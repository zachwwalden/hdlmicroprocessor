==> flow/design.v <==
module sfr_file(
	input clock,
	input nreset,
	input [1:0] wren,
	input [4:0] wr_addr,
	input [7:0] write_data,
	input [4:0] rd_addr,
	output [7:0] read_data,
	output [15:0] w_ptr,
	output [15:0] x_ptr,
	output [15:0] y_ptr,
	output [15:0] z_ptr,
	output fb_segment,
	output [255:0] sfr_file_out
);
	integer i;
	reg [7:0] sfr_array [0:31];
	reg [7:0] out_data = 0;
	initial
	begin
		for(i=0;i<32;i=i+1)
		begin
			sfr_array[i] <= 0;
		end
	end
	always @ (negedge clock)
	begin
		if(nreset == 1'b1)
		begin
			for(i=0;i<32;i=i+1)
			begin
				sfr_array[i] <= 0;
			end
		end
		else
		begin
			if(wren == 2'b01)
			begin
				sfr_array[wr_addr] <= write_data;
			end
			else if(wren == 2'b10)
			begin
				out_data <= sfr_array[rd_addr];
			end
			else
			begin
				out_data <= 8'h00;
			end
		end
	end
	assign sfr_file_out[7:0] = sfr_array[0];
	assign sfr_file_out[15:8] = sfr_array[1];
	assign sfr_file_out[23:16] = sfr_array[2];
	assign sfr_file_out[31:24] = sfr_array[3];
	assign sfr_file_out[40:32] = sfr_array[4];
	assign sfr_file_out[48:41] = sfr_array[5];
	assign sfr_file_out[56:49] = sfr_array[6];
	assign sfr_file_out[63:57] = sfr_array[7];
	assign sfr_file_out[71:64] = sfr_array[8];
	assign sfr_file_out[79:72] = sfr_array[9];
	assign sfr_file_out[87:80] = sfr_array[10];
	assign sfr_file_out[95:88] = sfr_array[11];
	assign sfr_file_out[103:96] = sfr_array[12];
	assign sfr_file_out[111:104] = sfr_array[13];
	assign sfr_file_out[119:112] = sfr_array[14];
	assign sfr_file_out[127:120] = sfr_array[15];
	assign sfr_file_out[135:128] = sfr_array[16];
	assign sfr_file_out[143:136] = sfr_array[17];
	assign sfr_file_out[151:144] = sfr_array[18];
	assign sfr_file_out[159:152] = sfr_array[19];
	assign sfr_file_out[167:160] = sfr_array[20];
	assign sfr_file_out[175:168] = sfr_array[21];
	assign sfr_file_out[183:176] = sfr_array[22];
	assign sfr_file_out[191:184] = sfr_array[23];
	assign sfr_file_out[199:192] = sfr_array[24];
	assign sfr_file_out[207:200] = sfr_array[25];
	assign sfr_file_out[215:208] = sfr_array[26];
	assign sfr_file_out[223:216] = sfr_array[27];
	assign sfr_file_out[231:224] = sfr_array[28];
	assign sfr_file_out[239:232] = sfr_array[29];
	assign sfr_file_out[247:240] = sfr_array[30];
	assign sfr_file_out[255:248] = sfr_array[31];
	assign w_ptr[7:0] = sfr_array[0];
	assign w_ptr[15:8] = sfr_array[1];
	assign x_ptr[7:0] = sfr_array[2];
	assign x_ptr[15:8] = sfr_array[3];
	assign y_ptr[7:0] = sfr_array[4];
	assign y_ptr[15:8] = sfr_array[5];
	assign z_ptr[7:0] = sfr_array[6];
	assign z_ptr[15:8] = sfr_array[7];
	assign fb_segment = sfr_array[8][1];
	assign read_data = out_data;
endmodule
## Tool chain data of sfr_file

The steps from the RTL of sfr_file to its reports follow in flow order.
Line numbers count from 1 in the design file above.
Not given: -

| set-up | value |
|---|---|
| design top | sfr_file |
| clock input | clock |
| cell library | sky130hd |
| timing corner | tt_025C_1v80 |

## Elaborated design

Source: Yosys, flattened and elaborated, memories not mapped. Widths are those after wreduce. Registers that Yosys merges into a memory's read port (data or address) are not register bits. Print and check cells do not count. Equal cells are merged and count once.
Yosys's memory passes give these memory sizes; they may raise the number of words (mostly to a power of two), join words into wider ones and drop unused or constant bits.

| storage and ports | value |
|---|---|
| cells after elaboration | 14 |
| register bits | 0 |
| memory bits (writable) | 256 |
| bits of input ports | 22 |
| memory cells | 1 |

Memory list:

| memory | words | bits a word | RTL line | text |
|---|---|---|---|---|
| sfr_array | 32 | 8 | 17 | `reg [7:0] sfr_array [0:31];` |

| operators by class | value |
|---|---|
| equality and inequality tests | 2 |
| reduce/logical cells | 2 |
| mux-type cells | 7 |
| bitwise gates (word level) | 2 |

Operators by type and width:

| operator | count |
|---|---|
| two-way mux 8 bit | 2 |
| two-way mux 5 bit | 2 |
| two-way mux 1 bit | 3 |
| NOT 1 bit | 2 |
| equality test 2 x 1 -> 1 bit with constant B | 1 |
| equality test 2 bit with constant B | 1 |
| AND reduction 2 bit | 1 |
| zero test 1 bit | 1 |

## Longest topological paths

Yosys ltp: most cells in a row. Word level: on the elaborated netlist, between registers, memories and ports. Mapped: between sequential cells and ports; inverters and the memories' decode and read muxes count.

| logic depth | value |
|---|---|
| depth after elaboration | 3 |
| ABC_AREA | 0 |
| mapped depth | 7 |
| mapped depth without buffers | 4 |

## Mapped cells and area

The flow's flattened synthesis, as Yosys stat reports it; memories are mapped. The netlist is that of the ABC_AREA named above (0 if unset); the other value can give another one.

| synthesis totals | value |
|---|---|
| mapped cells | 859 |
| chip area (Yosys) | 0.0128048 mm^2 |
| flip-flops | 264 |
| sequential area | 0.0079276 mm^2 |

Cells by type:

| type | count | total area (um^2) |
|---|---|---|
| sky130_fd_sc_hd__edfxtp_1 | 264 | 7.93E+03 |
| sky130_fd_sc_hd__and2_1 | 257 | 1.61E+03 |
| sky130_fd_sc_hd__mux4_1 | 28 | 735.706 |
| sky130_fd_sc_hd__mux4_2 | 28 | 630.605 |
| sky130_fd_sc_hd__buf_4 | 68 | 510.49 |
| sky130_fd_sc_hd__mux2i_1 | 32 | 320.307 |
| sky130_fd_sc_hd__or2_2 | 32 | 200.192 |
| sky130_fd_sc_hd__nor2_1 | 37 | 138.883 |
| sky130_fd_sc_hd__clkbuf_1 | 29 | 108.854 |
| sky130_fd_sc_hd__buf_6 | 8 | 90.086 |
| sky130_fd_sc_hd__a221o_1 | 8 | 80.077 |
| sky130_fd_sc_hd__a22oi_1 | 8 | 60.058 |
| sky130_fd_sc_hd__a221oi_1 | 6 | 52.55 |
| sky130_fd_sc_hd__a31oi_1 | 8 | 50.048 |
| sky130_fd_sc_hd__o21ai_0 | 6 | 30.029 |
| sky130_fd_sc_hd__nand2_1 | 7 | 26.275 |
| sky130_fd_sc_hd__nand3b_1 | 3 | 22.522 |
| sky130_fd_sc_hd__buf_12 | 1 | 20.019 |

Not listed: further types 19, cells in them 29.

Wiki page: sfr_file / flow data

Measured data: module sfr_file, platform sky130hd, 2 stored runs of the flow under differing settings, order arbitrary. Input and output delays are each 20% of the period that was set; the output load is 0.01 pF.
"overall power" is the tool's figure for a default switching activity; nothing was simulated.
Among the settings, - means not set for that run.

| run name | period_ns | CORE_UTILIZATION | SETUP_SLACK_MARGIN | CORE_ASPECT_RATIO | CORE_MARGIN | TNS_END_PERCENT | CTS_CLUSTER_DIAMETER | CAP_MARGIN | SLEW_MARGIN | MIN_ROUTING_LAYER | PLACE_DENSITY | CELL_PAD_IN_SITES_GLOBAL_PLACEMENT | ABC_AREA | MAX_ROUTING_LAYER | worst hold slack in the final report (ps) | setup TNS (ps) | chip area in the Yosys report (mm^2) | overall power (uW) | setup slack of the worst path (ps) | standard-cell area after layout (mm^2) | utilization in the final report (%) | area of the die (mm^2) |
|---|---|---|---|---|---|---|---|---|---|---|---|---|---|---|---|---|---|---|---|---|---|---|
| entry A | 3.52 | 36 | 0.45 | 1.51 | 7 | 30 | 255 | 10 | 30 | met2 | - | - | - | - | 981 | -46026 | 0.0128048 | 9375 | -275 | 0.0202031 | 57.9 | 0.0411582 |
| entry B | 6.85 | 42 | - | - | 8 | - | 381 | 30 | 20 | - | 0.75 | 1 | 1 | met4 | 1003 | 0 | 0.0125195 | 4751 | 429 | 0.0182963 | 62.1 | 0.0355888 |
